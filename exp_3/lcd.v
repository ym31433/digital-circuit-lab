==> flow/design.v <==
module lcd(rst, clk, RS, RW, DB, E_r, data, ready);
	input rst, clk;      
	input [7:0] data;
	output RS, RW, E_r;
	output [7:0] DB;
	output ready;
	reg  RS, RW;
	reg  [7:0] DB;
	reg  E_r, E_w;
	reg  [3:0] state_r, state_w;
	reg  [5:0] step_r;
	wire [5:0] step_w;
	reg  [15:0] counter_r;
    wire [15:0] counter_w;
    reg  [1:0] count_r;     
    wire [1:0] count_w;
	parameter S_WAIT1 = 4'd0;
    parameter S_WAIT2 = 4'd1;
    parameter S_WAIT3 = 4'd2;
    parameter S_BF1   = 4'd3 ;
	parameter S_FNSET = 4'd4 ;
    parameter S_BF2   = 4'd5 ;
	parameter S_DPON  = 4'd6 ;
    parameter S_BF3   = 4'd7 ;
	parameter S_DPCLR = 4'd8 ;
    parameter S_BF4   = 4'd9 ;
	parameter S_EMSET = 4'd10;
    parameter S_BF5   = 4'd11;
	parameter S_WRITE = 4'd12;
	assign count_w = count_r + 2'd1;
	always@(*) begin
		state_w = state_r;
		case(state_r)
			S_WAIT1:
				if(counter_r == 16'd27030) state_w = S_WAIT2;
            S_WAIT2:
				if(counter_r == 16'd7390) state_w = S_WAIT3;
            S_WAIT3:
				if(counter_r == 16'd185) state_w = S_BF1;
            S_BF1:
                if(DB[7] == 0) state_w = S_FNSET;
			S_FNSET:
				state_w = S_BF2;
            S_BF2:
                if(DB[7] == 0) state_w = S_DPON;
			S_DPON:
				state_w = S_BF3;
            S_BF3:
                if(DB[7] == 0) state_w = S_DPCLR;
			S_DPCLR:
				state_w = S_BF4;
            S_BF4:
                if(DB[7] == 0) state_w = S_EMSET;
			S_EMSET:
				state_w = S_BF5;
            S_BF5:
                if(DB[7] == 0) state_w = S_WRITE;
			S_WRITE:
                state_w = S_WRITE;
		endcase
	end
	always@(*) begin
		E_w = 1'b0;
		if( (counter_r == 9'd0 || state_r == S_WRITE) && (count_r == 2'd0 || count_r == 2'd1) ) begin
			E_w = 1'b1;
		end
	end
	assign counter_w = (state_r != state_w)? 9'd0: (count_r == 2'd3)? counter_r + 9'd1: counter_r;
	assign step_w = ((state_r == S_BF5 && state_w == S_WRITE) || step_r == 6'd34)? 6'd0: (count_r == 2'd3)? step_r+6'd1: step_r;
	assign ready = (state_r == S_BF5 && state_w == S_WRITE)? 1'b1: 1'b0;
	always@(*) begin
		RS = 1'b0;
		RW = 1'b0;
		DB = 8'b0000_0000;
		case(state_r)
			S_WAIT1: begin
				RS = 1'b0;
				RW = 1'b0;
				DB = 8'b0011_0000;
			end
            S_WAIT2: begin
				RS = 1'b0;
				RW = 1'b0;
				DB = 8'b0011_0000;
			end
            S_WAIT3: begin
				RS = 1'b0;
				RW = 1'b0;
				DB = 8'b0011_0000;
			end
			S_FNSET: begin
				RS = 1'b0;
				RW = 1'b0;
				DB = 8'b0011_1000;
			end
			S_DPON: begin
				RS = 1'b0;
				RW = 1'b0;
				DB = 8'b0000_1100;
			end
			S_DPCLR: begin
				RS = 1'b0;
				RW = 1'b0;
				DB = 8'b0000_0001;
			end
			S_EMSET: begin
				RS = 1'b0;
				RW = 1'b0;
				DB = 8'b0000_0110;
			end
			S_WRITE: begin
				if(step_r == 6'd0) begin
					RS = 1'b0;
					RW = 1'b0;
					DB = 8'b1000_0000;
				end
				else if(step_r == 6'd17) begin
					RS = 1'b0;
					RW = 1'b0;
					DB = 8'b1100_0000;
				end
				else begin
					RS = 1'b1;
					RW = 1'b0;
					DB = data;
				end
			end
            default: begin    
                RS = 1'b0;
                RW = 1'b1;
            end
		endcase
	end
	always@(posedge clk, negedge rst) begin
		if(rst == 1'b0) begin
			counter_r <= 9'd0;
			state_r   <= S_WAIT1;
			step_r    <= 6'd0;
			count_r   <= 2'd0;
		end
		else begin
			counter_r <= counter_w;
			state_r   <= state_w;
			step_r    <= step_w;
			count_r   <= count_w;
		end
	end
endmodule
# From RTL to reports: lcd
# What the tools print for lcd, step after step.
# Lines are those of the file above, counted from 1.
# Not given: n/a
# inputs
top_module,lcd
clk_port,clk
cell_library,sky130hd
corner,tt_025C_1v80

# After elaboration
# Counts by Yosys on the flattened word-level netlist (proc, flatten, opt, wreduce; memories kept). Register bits leave out memories and registers merged into their read ports (data or address). Print and check cells are left out. Cells with the same type and inputs are merged into one.
# bits
mem_bits_ro,0
mem_bits_rw,0
latchBits,0
register_bits,28
wordCells,56
clocked_rd_ports_x_width,0
memories,0
output_inout_bits,12
# op_classes
mux,21
n_addsub,3
shift,0
bitwise,0
n_eq,20
multipliers,0
n_cmp,0
n_div,0
reduce_logical,8
# op_table
op,n
case mux 4 bit (select 13 bit),1
case mux 8 bit (select 6 bit),1
2-to-1 mux 16 bit,2
2-to-1 mux 4 bit,8
equality test 4 bit (second input constant),6
adder 16 x 1 -> 16 bit (second input constant),1
equality test 16 x 13 -> 1 bit (second input constant),1
equality test 16 x 15 -> 1 bit (second input constant),1
equality test 16 x 8 -> 1 bit (second input constant),1
equality test 4 x 3 -> 1 bit (second input constant),4
2-to-1 mux 8 bit,2
2-to-1 mux 6 bit,2
equality test 4 x 2 -> 1 bit (second input constant),2
OR reduction 8 bit,1
adder 6 x 1 -> 6 bit (second input constant),1
equality test 6 x 5 -> 1 bit (second input constant),1
equality test 6 bit (second input constant),1
logical NOT 6 bit,1
2-to-1 mux 1 bit,5
nonzero test 2 bit,2
equality test 4 x 1 -> 1 bit (second input constant),1
inequality test 4 bit,1
logical NOT 4 bit,1
OR reduction 3 bit,1
adder 2 x 1 -> 2 bit (second input constant),1
equality test 2 bit (second input constant),1
logical AND 1 bit,1
logical OR 1 bit,1

# Logic depth
# Depth = most cells in a row (Yosys ltp): at word level without a register or memory, in the mapped netlist without a sequential cell, where the memories' decode and read muxes count.
# depth
word_depth,10
abc_area,0
ltp_mapped,7
mapped_depth_nobuf,6

# Netlist
# Source: synth_stat.txt of the flow (Yosys; design flattened, memories mapped). It holds for the ABC_AREA given above (unset counts as 0); a run with the other value may have another netlist.
# The area totals of this step are shown rounded.
# mapped
synth_area_um2,1830
mapped_cells,198
flip_flops,28
buffers,12
# types
cell_type,n
sky130_fd_sc_hd__dfrtp_1,28
sky130_fd_sc_hd__xor2_1,12
sky130_fd_sc_hd__ha_1,8
sky130_fd_sc_hd__nand4_1,11
sky130_fd_sc_hd__nor3_1,13
sky130_fd_sc_hd__nor2_1,17
sky130_fd_sc_hd__nand2_1,14
sky130_fd_sc_hd__nand3_1,7
sky130_fd_sc_hd__xnor2_1,4
sky130_fd_sc_hd__nand2b_1,5
sky130_fd_sc_hd__a211oi_1,4
sky130_fd_sc_hd__a21oi_1,5
sky130_fd_sc_hd__o21ai_0,5
sky130_fd_sc_hd__a21o_1,3
sky130_fd_sc_hd__buf_4,3
sky130_fd_sc_hd__buf_6,2
sky130_fd_sc_hd__inv_1,6
sky130_fd_sc_hd__and3_1,3
# Other cell types: 35; their cells: 48.

# Timing after synthesis
# Source: OpenSTA report_checks on the synthesized netlist (no wires, ideal clock, input and output delay 20% of the period each), path of least setup slack; recovery checks are left aside. Register names are those of the netlist, which keeps one name where synthesis merged equal registers.
# synth_timing
path_type,register to output
from,register step_r[0]
to,output DB[4]
path_slack_ns,0.963
stages,7
period_ns,3.2
arrival_time_ns,1.597
t_first_pin_ns,0.000
path_buffers,0
path_delay_ns,1.597
synth_period_reached_ns,2.237
# "path_delay_ns" = arrival - input delay + setup time.
# At an output port there is no setup time.
# "stages" counts driving pins, that of a launching flip-flop among them; a cell with two outputs on the path counts twice.
# "synth_period_reached_ns" = period - worst setup slack (recovery checks aside). The figure is calculated, with input and output delays left at 20% of the set period.
# Between the ends stands the longest chain of elaborated cells between them, by number of cells; it is not shown to be the way that was timed. Of several equally long chains one is given.
# A line is the first line of the expression or statement that the cell stems from. Yosys adds cells for indexed reads and writes and turns some case tables into memories.
# synth_via
path_cell_list,sky130_fd_sc_hd__dfrtp_1 > sky130_fd_sc_hd__inv_1 > sky130_fd_sc_hd__ha_1 > sky130_fd_sc_hd__mux2_2 > sky130_fd_sc_hd__and2_1 > sky130_fd_sc_hd__nor4b_1 > sky130_fd_sc_hd__a21o_1
elab_chain_cells,4
cone_cells,5
cone_classes,1 x eq/ne; 3 x mux; 1 x reduce/logical
# synth_lines
item,line_no,source
from (decl),11,reg [5:0] step_r;
from (assign),138,step_r <= 6'd0;
from (assign),144,step_r <= step_w;
equality test 6 x 5 -> 1 bit,117,else if(step_r == 6'd17) begin
2-to-1 mux 8 bit,117,
2-to-1 mux 8 bit,112,if(step_r == 6'd0) begin
case mux 8 bit (select 6 bit),75,case(state_r)
to (decl),5,output [7:0] DB;

# Worst path after layout
# From the final timing report of run A: the path of least setup slack in the routed layout; clock arrival at registers is part of the times.
# layout_timing
path_type,register to output
from,register state_r[3]
to,output ready
period_ns,2.67
path_buffers,1
stages,4
t_first_pin_ns,0.27
arrival_time_ns,2.02
path_slack_ns,0.12
# Between the ends stands the longest chain of elaborated cells between them, by number of cells; it is not shown to be the way that was timed. Of several equally long chains one is given.
# layout_via
path_cell_list,sky130_fd_sc_hd__dfrtp_1 > sky130_fd_sc_hd__inv_1 > sky130_fd_sc_hd__nor3_1 > sky130_fd_sc_hd__clkdlybuf4s50_1
elab_chain_cells,8
cone_cells,27
cone_classes,13 x eq/ne; 11 x mux; 3 x reduce/logical
# layout_lines
item,line_no,source
from (decl),10,"reg [3:0] state_r, state_w;"
from (assign),137,state_r <= S_WAIT1;
from (assign),143,state_r <= state_w;
equality test 4 x 2 -> 1 bit,75,case(state_r)
OR reduction 3 bit,n/a,
case mux 8 bit (select 6 bit),75,
2-to-1 mux 4 bit,57,if(DB[7] == 0) state_w = S_WRITE;
case mux 4 bit (select 13 bit),33,case(state_r)
equality test 4 bit,70,assign ready = (state_r == S_BF5 && state_w == S_WRITE)? 1'b1: 1'b0;
logical AND 1 bit,70,
2-to-1 mux 1 bit,70,
to (decl),6,output ready;

# Module lcd, platform sky130hd: 2 stored runs of the flow (Yosys, OpenROAD) with differing settings, in no particular order. Input and output delays are each 20% of the period that was set; the output load is 0.01 pF.
# "achievedPeriod_ns" means the clock period less the worst setup slack. The figure is calculated, with input and output delays left at 20% of the set period.
# "worst_path_time_ns" means the part of the period allowed to the worst setup path (the constraints hold back 20% at inputs and 20% at outputs) less its slack; where the path has registers, the arrival times of their clocks count too.
# "totalPower_uw": no workload was simulated; the value follows from the tool's default switching activity.
# The measured numbers are rounded.
# A setting shown as -- is not set for that run.
stored run,period_ns,CAP_MARGIN,CORE_MARGIN,CORE_UTILIZATION,SLEW_MARGIN,CORE_ASPECT_RATIO,CELL_PAD_IN_SITES_DETAIL_PLACEMENT,TNS_END_PERCENT,CTS_CLUSTER_SIZE,CTS_CLUSTER_DIAMETER,worstSetupSlack_ns,achievedPeriod_ns,synthesis_area_um2,worst_path_time_ns,worstPathKind,worst_hold_slack_ns,layout_stdcell_area_um2,totalPower_uw,die_area_um2,tns_setup_ns,utilization_frac
run A,2.67,20,2,40,20,--,--,--,--,--,0.116,2.554,1830,2.02,register to output,0.425,2170,785,5140,0.000,0.496
run B,3.48,20,2,60,20,0.61,1,60,29,347,0.127,3.353,1830,2.66,register to output,0.485,2100,560,3520,0.000,0.73
